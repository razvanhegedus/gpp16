==> flow/design.v <==
module control_unit
 #(parameter FLAGS_size = 6)
 (input logic [6:0] opcode,input logic clk,state_flag_bit,init,
 output logic wrmem,ioe,intreq,decodeinstr,we3,rst,hlt,wrpc,prefix,jump,ch,ret,wrflags,seladdr,
 output logic [FLAGS_size-1:0] Jcc,output logic [4:0] func,output logic [2:0] stwr,
 output logic [1:0] spc_a,output logic [2:0] spc_b,
 output logic use_sp_r1, use_sp_r2, use_sp_w
 );
 typedef enum logic [5:0] {LDW = 6'b0,STW,MOV,
			HLT,RST,INT,IN,OUT,CH,RET,
			ADD,SUB,MUL,DIV,
			MVN,OR,AND,ORN,ANDN,EOR,EON,LSL,
			LSR,ASR,REV,
			J,JZ,JNZ,JC,JNC,JO,JNO,JP,JNP,JG,JL,JNG,JNL,CMP,MOD,
            PUSH, POP} instr;  
	typedef enum logic [4:0] {ADD_OP = 5'b0,SUB_OP,MUL_OP,DIV_OP,MOD_OP,
			MVN_OP,OR_OP,AND_OP,ORN_OP,ANDN_OP,EOR_OP,EON_OP,REV_OP,
			LSL_OP,LSR_OP,ASR_OP,
			NOP_OP,CMP_OP} alu;
 typedef enum logic {r=1'b0,i} prefx;
 instr command;
 alu alu_op;
 prefx ext;
 logic [2:0] state;
 assign {command,ext} = opcode;
 always_ff @(posedge clk,posedge init) begin
	if (init) begin
		func <= NOP_OP;
		wrmem <= 0;
		ioe <= 0;
		intreq <= 0;
		decodeinstr <= 1; 
		stwr <= 'b0;
		we3 <= 0;
		rst <= 1;
		wrpc <= 0;
		prefix <= 0;
		jump <= 0;
		ch <= 0;
		hlt <= 0;
		ret <= 0;
		spc_a <= 'b0;
		spc_b <= 'b0;
		wrflags <= 0;
		Jcc <= 'b0;
		seladdr <= 0;
		use_sp_r1 <= 0;
        use_sp_r2 <= 0;
        use_sp_w <= 0;
		state <= 0;
	end
	else begin
		if (hlt) state <= state;
		else begin 
			hlt <= 0;
			state <= state + 3'b001;
		end
		case(state)
			0: begin  
				func <= NOP_OP;
				wrmem <= 0;
				ioe <= 0;
				intreq <= 0;
				decodeinstr <= 1;
				stwr <= 'b0;
				we3 <= 0;
				rst <= 0;
				wrpc <= 0; 
				prefix <= 0;
				jump <= 0;
				ch <= 0;
				hlt <= 0;
				ret <= 0;
				spc_a <= 'b0;
				spc_b <= 'b0;
				wrflags <= 0;
				Jcc <= 'b0;
				seladdr <= 0;
                use_sp_r1 <= 0;
                use_sp_r2 <= 0;
                use_sp_w <= 0;
			   end
			 1: begin  
				spc_a <= 1;
				spc_b <= 2;
				func <= ADD_OP;
				decodeinstr <= 0;
			   end
			2: begin
				wrpc <= 1;
			  end 
			3: begin  
				case(command)
					LDW: begin  
						seladdr <= 1;
						wrpc <= 0;
						func <= NOP_OP;
					   end
					STW: begin  
						wrpc <= 0;
						func <= NOP_OP;
						seladdr <= 1;
					   end
					 MOV: begin  
						func <= NOP_OP;
						wrpc <= 0;
						we3 <= 1;
						if (ext == r) stwr <= 2;
						else stwr <= 1;
						state <= 0;
					   end
					  RST: begin  
						rst <= 1;
						state <= 0;
					  end
					  HLT: begin  
						hlt <= 1;
						wrpc <= 0;
						state <= 7;
					  end
					  IN: begin  
						wrpc <= 0;
						func <= NOP_OP;
						seladdr <= 1;
					   end
					   OUT: begin  
						wrpc <= 0;
						func <= NOP_OP;
						seladdr <= 1;
					  end
					  INT: begin  
						wrpc <= 0;
						func <= NOP_OP;
						seladdr <= 1;
					   end
					  CH: begin  
						wrpc <= 0;
						ch <= 1;
						if (ext == r) prefix <= 0;
						else prefix <= i;
						jump <= 1;
						stwr <= 0;
					   end
					   RET: begin  
						wrpc <= 0;
						func <= NOP_OP;
						ret <= 1;
						prefix <= 0;
						jump <= 1;
					   end
                       PUSH: begin  
                           spc_a <= 0; 
                           alu_op <= SUB_OP;
                           func <= alu_op;
                           spc_b <= 1;  
                           use_sp_r1 <= 1;
                           use_sp_w <= 1;
                           stwr <= 0;  
                           we3 <= 1;  
                           wrpc <= 0;
                       end
                       POP: begin  
                           seladdr <= 1;  
                           use_sp_r2 <= 1;  
                           stwr <= 3;  
                           we3 <= 1;  
                           wrpc <= 0;
                       end
					   CMP: begin
						   spc_a <=0;
						   func <= CMP_OP;
						   wrflags <= 1;
						   wrpc <= 0;
						   state <= 0;
					     end
					   ADD: begin  
						spc_a <= 0;
						alu_op <= ADD_OP;
						func <= alu_op;
						wrflags <= 1;
						wrpc <= 0;
						stwr <= 0;
						we3 <= 1;
						state <= 0;
						if (ext == r) spc_b <= 0;
						else spc_b <= 1;
					    end
					   SUB: begin  
						spc_a <= 0;
						func <= SUB_OP;
						wrflags <= 1;
						wrpc <= 0;
						stwr <= 0;
						we3 <= 1;
						state <= 0;
						if (ext == r) spc_b <= 0;
						else spc_b <= 1;
					    end
					   MUL: begin  
						spc_a <= 0;
						func <= MUL_OP;
						wrflags <= 1;
						wrpc <= 0;
						stwr <= 0;
						we3 <= 1;
						state <= 0;
						if (ext == r) spc_b <= 0;
						else spc_b <= 1;
					    end
					    DIV: begin  
						spc_a <= 0;
						func <= DIV_OP;			
						wrflags <= 1;
						wrpc <= 0;
						stwr <= 0;
						we3 <= 1;
						state <= 0;
						if (ext == r) spc_b <= 0;
						else spc_b <= 1;
					    end
					    MOD: begin  
						spc_a <= 0;
						func <= MOD_OP;
						wrflags <= 1;
						wrpc <= 0;
						stwr <= 0;
						we3 <= 1;
						state <= 0;
						if (ext == r) spc_b <= 0;
						else spc_b <= 1;
					    end
					   MVN: begin  
						spc_a <= 0;
						func <= MVN_OP;
						wrflags <= 1;
						wrpc <= 0;
						stwr <= 0;
						we3 <= 1;
						state <= 0;
						if (ext == r) spc_b <= 0;
						else spc_b <= 1;
					    end
					    OR: begin  
						spc_a <= 0;
						func <= OR_OP;
						wrflags <= 1;
						wrpc <= 0;
						stwr <= 0;
						we3 <= 1;
						state <= 0;
						if (ext == r) spc_b <= 0;
						else spc_b <= 1;
					    end
					    AND: begin  
						spc_a <= 0;
						func <= AND_OP;
						wrflags <= 1;
						wrpc <= 0;
						stwr <= 0;
						we3 <= 1;
						state <= 0;
						if (ext == r) spc_b <= 0;
						else spc_b <= 1;
					    end
					   ANDN: begin  
						spc_a <= 0;
						func <= ANDN_OP;
						wrflags <= 1;
						wrpc <= 0;
						stwr <= 0;
						we3 <= 1;
						state <= 0;
						if (ext == r) spc_b <= 0;
						else spc_b <= 1;
					    end
					    ORN: begin  
						spc_a <= 0;
						func <= ORN_OP;
						wrflags <= 1;
						wrpc <= 0;
						stwr <= 0;
						we3 <= 1;
						state <= 0;
						if (ext == r) spc_b <= 0;
						else spc_b <= 1;
					    end
						EOR: begin  
						spc_a <= 0;
						func <= EOR_OP;
						wrflags <= 1;
						wrpc <= 0;
						stwr <= 0;
						we3 <= 1;
						state <= 0;
						if (ext == r) spc_b <= 0;
						else spc_b <= 1;
					    end
					    EON: begin  
						spc_a <= 0;
						func <= EON_OP;
						wrflags <= 1;
						wrpc <= 0;
						stwr <= 0;
						we3 <= 1;
						state <= 0;
						if (ext == r) spc_b <= 0;
						else spc_b <= 1;
					    end
					    REV: begin  
						spc_a <= 0;
						func <= REV_OP;
						wrflags <= 1;
						wrpc <= 0;
						stwr <= 0;
						we3 <= 1;
						state <= 0;
						if (ext == r) spc_b <= 0;
						else spc_b <= 1;
					    end
					    LSL: begin  
						spc_a <= 0;
						func <= LSL_OP;
						wrflags <= 1;
						wrpc <= 0;
						stwr <= 0;
						we3 <= 1;
						state <= 0;
						if (ext == r) spc_b <= 0;
						else spc_b <= 1;
					    end
					    LSR: begin  
						spc_a <= 0;
						func <= LSR_OP;
						wrflags <= 1;
						wrpc <= 0;
						stwr <= 0;
						we3 <= 1;
						state <= 0;
						if (ext == r) spc_b <= 0;
						else spc_b <= 1;
					    end
					    ASR: begin  
						spc_a <= 0;
						func <= ASR_OP;
						wrflags <= 1;
						wrpc <= 0;
						stwr <= 0;
						we3 <= 1;
						state <= 0;
						if (ext == r) spc_b <= 0;
						else spc_b <= 1;
					    end
					    J: begin  
						if (ext == r) prefix <= 0;
						else prefix <= 1;
						jump <= 1;
						func <= NOP_OP;
						end
						JZ: begin  
						if (ext == r) prefix <= 0;
						else prefix <= 1;
						Jcc <= 5;
						jump <= 1;
						func <= NOP_OP;
						wrpc <= 0;
						end
						JNZ: begin  
						if (ext == r) prefix <= 0;
						else prefix <= 1;
						Jcc <= 5;
						jump <= 1;
						func <= NOP_OP;
						wrpc <= 0;
						end
						JC: begin  
						if (ext == r) prefix <= 0;
						else prefix <= 1;
						Jcc <= 3;
						jump <= 1;
						func <= NOP_OP;
						wrpc <= 0;
						end
						JNC: begin  
						if (ext == r) prefix <= 0;
						else prefix <= 1;
						Jcc <= 3;
						jump <= 1;
						func <= NOP_OP;
						wrpc <= 0;
						end
						JO: begin  
						if (ext == r) prefix <= 0;
						else prefix <= 1;
						Jcc <= 4;
						jump <= 1;
						func <= NOP_OP;
						wrpc <= 0;
						end
						JNO: begin  
						if (ext == r) prefix <= 0;
						else prefix <= 1;
						Jcc <= 4;
						jump <= 1;
						func <= NOP_OP;
						wrpc <= 0;
						end
						JP: begin  
						if (ext == r) prefix <= 0;
						else prefix <= 1;
						Jcc <= 2;
						jump <= 1;
						func <= NOP_OP;
						wrpc <= 0;
						end
						JNP: begin  
						if (ext == r) prefix <= 0;
						else prefix <= 1;
						Jcc <= 2;
						jump <= 1;
						func <= NOP_OP;
						wrpc <= 0;
						end
						JG: begin  
						if (ext == r) prefix <= 0;
						else prefix <= 1;
						Jcc <= 1;
						jump <= 1;
						func <= NOP_OP;
						wrpc <= 0;
						end
						JL: begin  
						if (ext == r) prefix <= 0;
						else prefix <= 1;
						Jcc <= 0;
						jump <= 1;
						func <= NOP_OP;
						wrpc <= 0;
						end
						JNG: begin  
						if (ext == r) prefix <= 0;
						else prefix <= 1;
						Jcc <= 1;
						jump <= 1;
						func <= NOP_OP;
						wrpc <= 0;
						end
						JNL: begin  
						if (ext == r) prefix <= 0;
						else prefix <= 1;
						Jcc <= 0;
						jump <= 1;
						func <= NOP_OP;
						wrpc <= 0;
						end
					    default: state <= 0;
				endcase
			   end
			4: begin  
				case(command)
					LDW: begin  
						stwr <= 3;
						we3 <= 1;
						seladdr <= 0;
						state <= 0;
					   end
					STW: begin  
						wrmem <= 1;
						state <= 0;
					   end
                    PUSH: begin  
                        use_sp_r2 <= 1;
                    end
					IN: begin  
							ioe <= 1;
					end
					OUT: begin  
							ioe <= 1;
							state <= 0;
					end
					INT: begin  
							intreq <= 1;
							state <= 0;
					end
					CH: begin  
						we3 <= 1;
						ch <= 0;
					 end
					RET: begin  
						wrpc <= 1;
						state <= 0;
					end
					JZ: begin  
						state <= 0;
						wrpc <= state_flag_bit;
					end
					JNZ: begin  
						state <= 0;
						wrpc <= ~state_flag_bit;
					end
					JC: begin  
						state <= 0;
						wrpc <= state_flag_bit;
					end
					JNC: begin  
						state <= 0;
						wrpc <= ~state_flag_bit;
					end
					JO: begin  
						state <= 0;
						wrpc <= state_flag_bit;
					end
					JNO: begin  
						state <= 0;
						wrpc <= ~state_flag_bit;
					end
					JP: begin  
						state <= 0;
						wrpc <= state_flag_bit;
					end
					JNP: begin  
						state <= 0;
						wrpc <= ~state_flag_bit;
					end
					JG: begin  
						state <= 0;
						wrpc <= state_flag_bit;
					end
					JL: begin  
						state <= 0;
						wrpc <= state_flag_bit;
					end
					JNG: begin  
						state <= 0;
						wrpc <= ~state_flag_bit;
					end
					JNL: begin  
						state <= 0;
						wrpc <= ~state_flag_bit;
					end				
				endcase
			end
			    5: begin  
					if(command == CH) begin
						wrpc <= 1;
						state <= 0;
					end
					else if(command == IN) begin
						stwr <= 4;
						we3 <= 1;
						state <= 0;
					end
                    else if(command == POP) begin
                         spc_a <= 0; 
                         alu_op <= ADD_OP;
                         func <= alu_op;
                         spc_b <= 1;  
                         use_sp_r1 <= 1;
                         use_sp_w <= 1;
                         stwr <= 0;  
                         we3 <= 1;  
                         wrpc <= 0;
                         state <= 0;
                    end
                    else if(command == PUSH) begin
                        use_sp_r2 <= 1;  
                        seladdr <= 1;  
                        wrmem <= 1;  
                        state <= 0;
                    end
				end 
			endcase	
		end
 end
endmodule
# Step by step through the tools: control_unit
# Tool output for the design above, in the order of the flow.
# Line numbers count from 1 in the design file above.
# Cell names lack the library's common part.
# The mark - stands for no value.
# setup
design	control_unit
clock_port	clk
lib	sky130hd
corner	tt_025C_1v80

# Word-level counts
# Counts by Yosys on the flattened word-level netlist (proc, flatten, opt, wreduce; memories kept). Register bits leave out memories and registers merged into their read ports (data or address). Print and check cells are left out.
# classes
add_sub_neg	1
n_eq	78
mux	89
logic	2
reduce_logical	55
# ops
cell	count
== test 6 x 5 -> 1 bit (second input constant)	16
parallel mux 5 bit (select 18 bit)	1
== test 6 bit (second input constant)	10
== test 6 x 4 -> 1 bit (second input constant)	8
!= test 2 bit (second input constant)	22
OR reduction 40 bit	1
AND reduction 5 bit	8
2-to-1 mux 3 bit	13
OR reduction 18 bit	2
parallel mux 6 bit (select 6 bit)	1
OR reduction 17 bit	2
2-to-1 mux 1 bit	34
2-to-1 mux 5 bit	6
== test 6 x 3 -> 1 bit (second input constant)	4
parallel mux 3 bit (select 4 bit)	2
OR reduction 22 bit	1
OR reduction 20 bit	1
parallel mux 5 bit (select 4 bit)	1
parallel mux 1 bit (select 2 bit)	10
parallel mux 5 bit (select 2 bit)	2
!= test 19 bit (second input constant)	1
OR reduction 19 bit	1
!= test 18 bit (second input constant)	1
OR reduction 2 bit	9
OR reduction 6 bit	3
parallel mux 3 bit (select 3 bit)	2
!= test 16 bit (second input constant)	1
OR reduction 16 bit	1
# Not listed: further kinds 29, cells in them 61.
# bits
reg_bits	43
out_inout_bits	36

# Depth
# Yosys ltp: most cells in a row. Word level: on the elaborated netlist, between registers, memories and ports. Mapped: between sequential cells and ports; inverters and the memories' decode and read muxes count.
# logic_depth
depth_word	7
abc_area	0
ltp_mapped	9
mapped_depth_nobuf	8

# Mapped cells and area
# Yosys stat after the flow's synthesis: flattened, memories mapped to cells. It holds for the ABC_AREA given above (unset counts as 0); a run with the other value may have another netlist.
# mapped
stdcells	347
synth_area_um2	2862.7
seqArea_um2	859.6
ffs	34
buffers	33
# types
cell_type	count	type_area_um2
dfrtp_1	30	750.72
a21oi_1	26	130.125
nor2_1	34	127.622
nand2_1	24	90.086
o21ai_0	18	90.086
dfstp_2	3	78.826
buf_2	15	75.072
buf_4	10	75.072
ha_1	5	62.56
o22ai_1	10	62.56
a31oi_1	9	56.304
mux2_2	5	56.304
nand2b_1	9	56.304
nor2b_1	9	56.304
inv_1	13	48.797
nand3_1	9	45.043
a211oi_4	2	40.038
nor3_1	8	40.038
# Not listed: further types 55, cells in them 108.

# Timing after synthesis
# Source: OpenSTA report_checks on the synthesized netlist (no wires, ideal clock, input and output delay 20% of the period each), path of least setup slack; recovery checks are left aside. Register names are those of the netlist, which keeps one name where synthesis merged equal registers.
# synth_timing
path_kind	in2reg
from	in opcode[1]
to	reg spc_b[1]
period_ns	2.81
t_first_pin_ns	0.562
t_arrival_ns	2.043
t_required_ns	2.682
setup_slack_ns	0.640
path_delay_ns	1.609
driving_pins	6
path_buffers	1
period_less_setup_slack_ns	2.17
# "path_delay_ns" is the arrival time less input delay plus setup time.
# "driving_pins": output pins that drive a net of the path, with the launching flip-flop's if there is one; two outputs of one cell count as two.
# "period_less_setup_slack_ns" is the clock period less the worst setup slack; recovery checks do not enter. This is arithmetic on one report: input and output delays are still those of the set period (20% each).
# The rows between start and end are the longest chain of elaborated cells between them; the timing report does not say that the signal goes this way. Where chains are equally long, one stands for them.
# A line is the first line of the expression or statement that the cell stems from. Yosys adds cells for indexed reads and writes and turns some case tables into memories.
# A register here has more assigning lines than the two given.
# synth_between
cell_sequence	buf_2 or4b_4 nor2_1 nor2_1 a21oi_2 mux2_1
elab_chain_len	5
# synth_rtl
element	line_no	rtl
start: declaration	3	(input logic [6:0] opcode,input logic clk,state_flag_bit,init,
== test 6 bit	552	else if(command == POP) begin
2-to-1 mux 3 bit	552
2-to-1 mux 3 bit	547	else if(command == IN) begin
2-to-1 mux 3 bit	543	if(command == CH) begin
parallel mux 3 bit (select 4 bit)	58	case(state)
end: assignment	43	spc_b <= 'b0;
end: assignment	75	spc_b <= 'b0;
end: declaration	6	output logic [1:0] spc_a,output logic [2:0] spc_b,

# Timing after layout
# From the final timing report of flow run 2: the path of least setup slack in the routed layout; clock arrival at registers is part of the times.
# layout_timing
path_kind	in2reg
from	in opcode[2]
to	reg func[3]
period_ns	2.56
t_first_pin_ns	0.51
t_arrival_ns	2.37
t_required_ns	2.74
setup_slack_ns	0.38
driving_pins	9
path_buffers	3
# The rows between start and end are the longest chain of elaborated cells between them; the timing report does not say that the signal goes this way. Where chains are equally long, one stands for them.
# A register here has more assigning lines than the two given.
# layout_between
cell_sequence	dlygate4sd2_1 buf_6 buf_4 and2b_1 and3_4 nor2_1 a21o_2 a21oi_4 mux2_2
elab_chain_len	5
# layout_rtl
element	line_no	rtl
start: declaration	3	(input logic [6:0] opcode,input logic clk,state_flag_bit,init,
== test 6 bit	552	else if(command == POP) begin
2-to-1 mux 5 bit	552
2-to-1 mux 5 bit	547	else if(command == IN) begin
2-to-1 mux 5 bit	543	if(command == CH) begin
parallel mux 5 bit (select 4 bit)	58	case(state)
end: assignment	154	func <= alu_op;
end: assignment	179	func <= alu_op;
end: declaration	5	output logic [FLAGS_size-1:0] Jcc,output logic [4:0] func,output logic [2:0] stwr,

# Flow runs of control_unit

Stored flow runs of control_unit (2 of them; Yosys, OpenROAD, sky130hd). They differ in their settings and are not a sequence. Constraints: input delay and output delay 20% of the set period each, output load 0.01 pF.
"period_less_ws_ns" is the run's clock period less its worst setup slack. It is reckoned from that one timing run; input and output delays stay at 20% of the period that was set.
"worstPathTime_ns": the worst setup path's part of the clock period (all of it between registers, 20% less for each end at a port) less its slack. A launch clock that arrives late makes it longer, a capture clock that arrives late makes it shorter.
"final_power_mw" rests on the timing tool's default activity at the inputs, not on a simulated workload.

Flow run 1, flow files:
==> flow/run.sh <==
#!/bin/bash
# the make line also repeats the synthesis and layout settings of config.mk as NAME=value (left out here)
make -C /OpenROAD-flow-scripts/flow DESIGN_CONFIG=/design/flow/config.mk WORK_HOME=/design/flow/orfs CLKGATE_MAP_FILE= finish
==> flow/config.mk <==
export PLATFORM = sky130hd
export DESIGN_NAME = control_unit
export DESIGN_NICKNAME = control_unit
export VERILOG_FILES = /design/flow/design.v
export SDC_FILE = /design/flow/constraint.sdc
export NUM_CORES = 4
export LEC_CHECK = 0
export CAP_MARGIN = 20
export CELL_PAD_IN_SITES_DETAIL_PLACEMENT = 1
export CORE_MARGIN = 2
export CORE_UTILIZATION = 68
export CTS_CLUSTER_DIAMETER = 366
export PLACE_DENSITY = 0.75
export SLEW_MARGIN = 20
==> flow/constraint.sdc <==
create_clock -name core_clock -period 1.46 [get_ports {clk}]
set_input_delay 0.2920 -clock core_clock [delete_from_list [all_inputs] [get_ports {clk}]]
set_output_delay 0.2920 -clock core_clock [all_outputs]
set_load 0.01 [all_outputs]

Flow run 1: unfinished; error DPL-0038 in placement

Flow run 2, flow files:
==> flow/run.sh <==
#!/bin/bash
# the make line also repeats the synthesis and layout settings of config.mk as NAME=value (left out here)
make -C /OpenROAD-flow-scripts/flow DESIGN_CONFIG=/design/flow/config.mk WORK_HOME=/design/flow/orfs CLKGATE_MAP_FILE= finish
==> flow/config.mk <==
export PLATFORM = sky130hd
export DESIGN_NAME = control_unit
export DESIGN_NICKNAME = control_unit
export VERILOG_FILES = /design/flow/design.v
export SDC_FILE = /design/flow/constraint.sdc
export NUM_CORES = 4
export LEC_CHECK = 0
export CAP_MARGIN = 20
export CORE_MARGIN = 2
export CORE_UTILIZATION = 40
export SETUP_SLACK_MARGIN = 0.35
export SLEW_MARGIN = 20
==> flow/constraint.sdc <==
create_clock -name core_clock -period 2.56 [get_ports {clk}]
set_input_delay 0.5120 -clock core_clock [delete_from_list [all_inputs] [get_ports {clk}]]
set_output_delay 0.5120 -clock core_clock [all_outputs]
set_load 0.01 [all_outputs]

==> results of flow run 2, as CSV <==
result,value
util_pct,63.4
final_cell_area_um2,4352.9
final_setup_ws_ns,0.380
final_power_mw,1.403
timing.hold.ws_ns,0.496
period_less_ws_ns,2.180
yosys_chip_area_um2,2862.7
total_negative_slack_ns,0.000
die_footprint_um2,7850.0
worstPathTime_ns,1.67
worst_setup_path_type,"in2reg"
